==> flow/design.v <==
`timescale 1ns / 1ps
module UART_protocal(input clk,
                     input start,
                     input [7:0] txin,
                     output reg tx, 
                     input rx,
                     output [7:0] rxout,
                     output rxdone, txdone);
parameter clk_value = 100_000;
parameter baud = 9600;
parameter wait_count = clk_value / baud;
reg bitDone = 0;
integer count = 0;
parameter idle = 0, send = 1, check = 2;
reg [1:0] state = idle;
always@(posedge clk)
 begin
  if(state == idle)
    begin 
    count <= 0;
    end
  else begin
    if(count == wait_count)
       begin
        bitDone <= 1'b1;
        count   <= 0;  
       end
    else
       begin
       count   <= count + 1;
       bitDone <= 1'b0;  
      end    
  end
  end
 reg [9:0] txData; 
 integer bitIndex = 0;  
 reg [9:0] shifttx = 0;
 always@(posedge clk)
 begin
 case(state)
 idle : 
     begin
           tx       <= 1'b1;
           txData   <= 0;
           bitIndex <= 0;
           shifttx  <= 0;
            if(start == 1'b1)
              begin
                txData <= {1'b1,txin,1'b0};
                state  <= send;
              end
            else
              begin           
               state <= idle;
              end
     end
  send: begin
           tx       <= txData[bitIndex];
           state    <= check;
           shifttx  <= {txData[bitIndex], shifttx[9:1]};
  end 
  check: 
  begin
               if(bitIndex <= 9)  
                  begin
                    if(bitDone == 1'b1)
                     begin
                     state <= send;
                     bitIndex <= bitIndex + 1;
                     end
                 end
                else
                begin
                state <= idle;
                bitIndex <= 0;
                end
            end
 default: state <= idle;
 endcase
 end
assign txdone = (bitIndex == 9 && bitDone == 1'b1) ? 1'b1 : 1'b0;
 integer rcount = 0;
 integer rindex = 0;
 parameter ridle = 0, rwait = 1, recv = 2, rcheck = 3;
 reg [1:0] rstate;
 reg [9:0] rxdata;
 always@(posedge clk)
 begin
 case(rstate)
 ridle : 
     begin
      rxdata <= 0;
      rindex <= 0;
      rcount <= 0;
         if(rx == 1'b0)
          begin
           rstate <= rwait;
          end
         else
           begin
           rstate <= ridle;
           end
     end
rwait : 
begin
      if(rcount < wait_count / 2)
         begin
          rcount <= rcount + 1;
          rstate <= rwait;
         end
     else
       begin
          rcount <= 0;
          rstate <= recv;
          rxdata <= {rx,rxdata[9:1]}; 
       end
end
recv : 
begin
     if(rindex <= 9) 
      begin
      if(bitDone == 1'b1) 
        begin
        rindex <= rindex + 1;
        rstate <= rwait;
        end
      end
      else
        begin
        rstate <= ridle;
        rindex <= 0;
        end
end
default : rstate <= ridle;
 endcase
 end
assign rxout = rxdata[8:1]; 
assign rxdone = (rindex == 9 && bitDone == 1'b1) ? 1'b1 : 1'b0;
endmodule
Tool chain data of UART_protocal
Tool output for the design above, in the order of the flow.
Line numbers count from 1 in the design file above.
Cell names lack the library's common part.
{"block": "design", "top": "UART_protocal", "clk_port": "clk", "cell_library": "sky130hd", "lib_corner": "tt_025C_1v80"}

Word-level counts
Source: Yosys, flattened and elaborated, memories not mapped. Widths are those after wreduce. Registers that Yosys merges into a memory's read port (data or address) are not register bits. Print and check cells do not count. Equal cells are merged and count once.
{"block": "word_totals", "regBits": 154, "inputBits": 11, "word_cells": 64}
{"block": "classes", "addsub": 4, "n_cmp": 3, "eq_ne": 10, "n_shift": 1, "n_mux": 23, "n_reduce_logical": 12}
{"block": "op_table", "op": "case mux 32 bit (select 2 bit)", "n": 3}
{"block": "op_table", "op": "two-way mux 32 bit", "n": 5}
{"block": "op_table", "op": "adder 32 x 2 -> 32 bit with constant B", "n": 4}
{"block": "op_table", "op": "== test 32 x 5 -> 1 bit with constant B", "n": 3}
{"block": "op_table", "op": "<= comparator 32 x 5 -> 1 bit with constant B", "n": 2}
{"block": "op_table", "op": "variable part select 10 x 32 -> 1 bit", "n": 1}
{"block": "op_table", "op": "less-than comparator 32 x 4 -> 1 bit with constant B", "n": 1}
{"block": "op_table", "op": "case mux 10 bit (select 2 bit)", "n": 1}
{"block": "op_table", "op": "two-way mux 10 bit", "n": 2}
{"block": "op_table", "op": "case mux 2 bit (select 3 bit)", "n": 2}
{"block": "op_table", "op": "nonzero test 2 bit", "n": 4}
{"block": "op_table", "op": "two-way mux 2 bit", "n": 4}
{"block": "op_table", "op": "AND reduction 2 bit", "n": 3}
{"block": "op_table", "op": "!= test 3 bit with constant B", "n": 2}
{"block": "op_table", "op": "two-way mux 1 bit", "n": 5}
{"block": "op_table", "op": "== test 2 x 1 -> 1 bit with constant B", "n": 2}
{"block": "op_table", "op": "== test 2 bit with constant B", "n": 2}
{"block": "op_table", "op": "logical NOT 2 bit", "n": 2}
{"block": "op_table", "op": "logical AND 1 bit", "n": 2}
{"block": "op_table", "op": "!= test 2 bit with constant B", "n": 1}
{"block": "op_table", "op": "OR reduction 2 bit", "n": 1}
{"block": "op_table", "op": "case mux 1 bit (select 2 bit)", "n": 1}

Longest topological paths
Longest topological path by Yosys (ltp), each cell counted once; first at word level (registers and memories cut), then after technology mapping (sequential cells cut; the memories' decode and read muxes count).
{"block": "logic_depth", "depth_word": 4, "abc_area": 0, "depth_mapped": 9, "mapped_depth_nobuf": 7}

Netlist
The flow's flattened synthesis, as Yosys stat reports it; memories are mapped. The netlist is that of the ABC_AREA named above (0 if unset); the other value can give another one.
Totals and module areas in this step are rounded.
{"block": "by_type", "type": "edfxtp_1", "n": 120, "area_total_um2": 3.6E+03}
{"block": "by_type", "type": "dfxtp_1", "n": 32, "area_total_um2": 640.614}
{"block": "by_type", "type": "xor2_1", "n": 73, "area_total_um2": 639.363}
{"block": "by_type", "type": "nor2_1", "n": 142, "area_total_um2": 533.011}
{"block": "by_type", "type": "xnor2_1", "n": 40, "area_total_um2": 350.336}
{"block": "by_type", "type": "nand4_1", "n": 44, "area_total_um2": 275.264}
{"block": "by_type", "type": "nand3_1", "n": 48, "area_total_um2": 240.23}
{"block": "by_type", "type": "nor4_1", "n": 31, "area_total_um2": 193.936}
{"block": "by_type", "type": "nand2_1", "n": 41, "area_total_um2": 153.898}
{"block": "by_type", "type": "and2_1", "n": 23, "area_total_um2": 143.888}
{"block": "by_type", "type": "and3_1", "n": 21, "area_total_um2": 131.376}
{"block": "by_type", "type": "ha_1", "n": 10, "area_total_um2": 125.12}
{"block": "by_type", "type": "nor3_1", "n": 20, "area_total_um2": 100.096}
{"block": "by_type", "type": "clkbuf_1", "n": 22, "area_total_um2": 82.579}
{"block": "by_type", "type": "inv_1", "n": 21, "area_total_um2": 78.826}
{"block": "by_type", "type": "buf_4", "n": 8, "area_total_um2": 60.058}
{"block": "by_type", "type": "and4_1", "n": 6, "area_total_um2": 52.55}
{"block": "by_type", "type": "nand4b_1", "n": 5, "area_total_um2": 43.792}
Other cell types: 31; their cells: 60.
{"block": "mapped", "cell_count": 767, "yosys_area_mm2": 0.00792, "flip_flops": 152, "buf_cells": 36}

Worst setup path after synthesis
Path of least setup slack by OpenSTA after synthesis, without wires, with an ideal clock, recovery checks aside; 20% of the period is set as input and as output delay. Where synthesis merged equal registers, the netlist keeps one of their names.
{"block": "synth_timing", "path_type": "flip-flop to flip-flop", "start": "register bitIndex[0]", "end": "register bitIndex[0]", "clock_period_ps": 3340, "t_first_pin_ps": 0, "t_arrival_ps": 2728, "required_time_ps": 2899, "path_slack_ps": 172, "path_delay_ps": 3169, "path_stages": 8, "n_path_buf": 1, "synth_period_reached_ps": 3168}
"path_delay_ps" = arrival - input delay + setup time.
"path_stages": output pins that drive a net of the path, with the launching flip-flop's if there is one; two outputs of one cell count as two.
"synth_period_reached_ps" = period - worst setup slack (recovery checks aside). The figure is calculated, with input and output delays left at 20% of the set period.
The rows between start and end are the longest chain of elaborated cells between them; the timing report does not say that the signal goes this way. Where chains are equally long, one stands for them.
A line is the first line of the expression or statement that the cell stems from. Yosys adds cells for indexed reads and writes and turns some case tables into memories.
A register here has more assigning lines than the two given.
Only ways into the end's enable, where the timed path ends, are counted here.
{"block": "synth_between", "path_cell_list": "edfxtp_1 -> buf_2 -> inv_1 -> ha_1 -> nor2_1 -> o21a_1 -> o31ai_1 -> a31oi_1", "elab_chain_len": 3, "cone_cells": 3, "classes_between": "compare (1); eq/ne (1); reduce/logical (1)"}
{"block": "synth_lines", "element": "start, declared", "line": 36, "source": "integer bitIndex = 0;"}
{"block": "synth_lines", "element": "start, assigned", "line": 45, "source": "bitIndex <= 0;"}
{"block": "synth_lines", "element": "start, assigned", "line": 69, "source": "bitIndex <= bitIndex + 1;"}
{"block": "synth_lines", "element": "<= comparator 32 x 5 -> 1 bit", "line": 64, "source": "if(bitIndex <= 9)"}
{"block": "synth_lines", "element": "!= test 3 bit"}
{"block": "synth_lines", "element": "AND reduction 2 bit"}
{"block": "synth_lines", "element": "end, assigned", "line": 69}
{"block": "synth_lines", "element": "end, assigned", "line": 75, "source": "bitIndex <= 0;"}
{"block": "synth_lines", "element": "end, declared", "line": 36}

Timing after layout
From the final timing report of run B: the path of least setup slack in the routed layout; clock arrival at registers is part of the times.
The report prints the path's times to 10 ps; the period is as set.
{"block": "layout_timing", "path_type": "flip-flop to output port", "start": "register rindex[28]", "end": "output port rxdone", "clock_period_ps": 3390, "out_delay_ps": 680, "t_first_pin_ps": 430, "t_arrival_ps": 2200, "required_time_ps": 2710, "path_slack_ps": 510, "path_stages": 5, "n_path_buf": 1}
The rows between start and end are the longest chain of elaborated cells between them; the timing report does not say that the signal goes this way. Where chains are equally long, one stands for them.
A register here has more assigning lines than the two given.
{"block": "layout_between", "path_cell_list": "edfxtp_1 -> nor4_1 -> nand3_1 -> nor3_2 -> clkdlybuf4s50_1", "elab_chain_len": 3, "cone_cells": 3, "classes_between": "eq/ne (1); mux (1); reduce/logical (1)"}
{"block": "layout_lines", "element": "start, declared", "line": 83, "source": "integer rindex = 0;"}
{"block": "layout_lines", "element": "start, assigned", "line": 93, "source": "rindex <= 0;"}
{"block": "layout_lines", "element": "start, assigned", "line": 124, "source": "rindex <= rindex + 1;"}
{"block": "layout_lines", "element": "== test 32 x 5 -> 1 bit", "line": 138, "source": "assign rxdone = (rindex == 9 && bitDone == 1'b1) ? 1'b1 : 1'b0;"}
{"block": "layout_lines", "element": "logical AND 1 bit", "line": 138}
{"block": "layout_lines", "element": "two-way mux 1 bit", "line": 138}
{"block": "layout_lines", "element": "end, declared", "line": 8, "source": "output rxdone, txdone);"}

## Implementation results

Below are 2 stored runs of the flow (Yosys, OpenROAD; platform sky130hd) on UART_protocal, each with its settings and what was measured, unordered. Constraints: input delay and output delay 20% of the set period each, output load 0.01 pF.
"achieved_clock_period_ps" is the run's clock period less its worst setup slack. It is reckoned from that one timing run; input and output delays stay at 20% of the period that was set.
By "timing.worst_path_ps" is meant the share of the clock period that the worst setup path is allowed (20% is reserved at inputs, 20% at outputs), minus its slack. Clock arrival times at its registers enter into it.
By "power.total_mw" is meant OpenSTA's value without simulated activity: inputs other than the clock are taken to toggle once in ten clock periods, and the tool carries that through the logic.
"timing.worst_path_ps" is given in steps of 10 ps.
Measured values are rounded.

{"run": "run A", "settings": { "period_ns": 2.86, "CORE_UTILIZATION": 72, "PLACE_DENSITY_LB_ADDON": 0.14, "CELL_PAD_IN_SITES_DETAIL_PLACEMENT": 2, "GPL_ROUTABILITY_DRIVEN": 1, "CTS_CLUSTER_SIZE": 26, "CAP_MARGIN": 20, "CORE_MARGIN": 2, "SLEW_MARGIN": 20 }, "outcome": "no results, placement failed with DPL-0033"}
{"run": "run B", "settings": { "period_ns": 3.39, "CORE_UTILIZATION": 26, "SETUP_SLACK_MARGIN": 0.34, "PLACE_DENSITY_LB_ADDON": 0.08, "CORE_ASPECT_RATIO": 0.83, "CORE_MARGIN": 4, "CELL_PAD_IN_SITES_GLOBAL_PLACEMENT": 1, "CELL_PAD_IN_SITES_DETAIL_PLACEMENT": 0, "ABC_AREA": 0, "GPL_TIMING_DRIVEN": 1, "CTS_CLUSTER_DIAMETER": 304, "CAP_MARGIN": 20, "SLEW_MARGIN": 20 }, "results": { "tns_ps": 0, "holdWs_ps": 504, "finalCellArea_mm2": 0.0094, "setup_ws_ps": 511, "timing.worst_path_ps": 2200, "path_kind": "flip-flop to output port", "power.total_mw": 7.47, "layout_utilization_frac": 0.317, "die_area_mm2": 0.0333, "post_synth_area_mm2": 0.00792, "achieved_clock_period_ps": 2879 }}
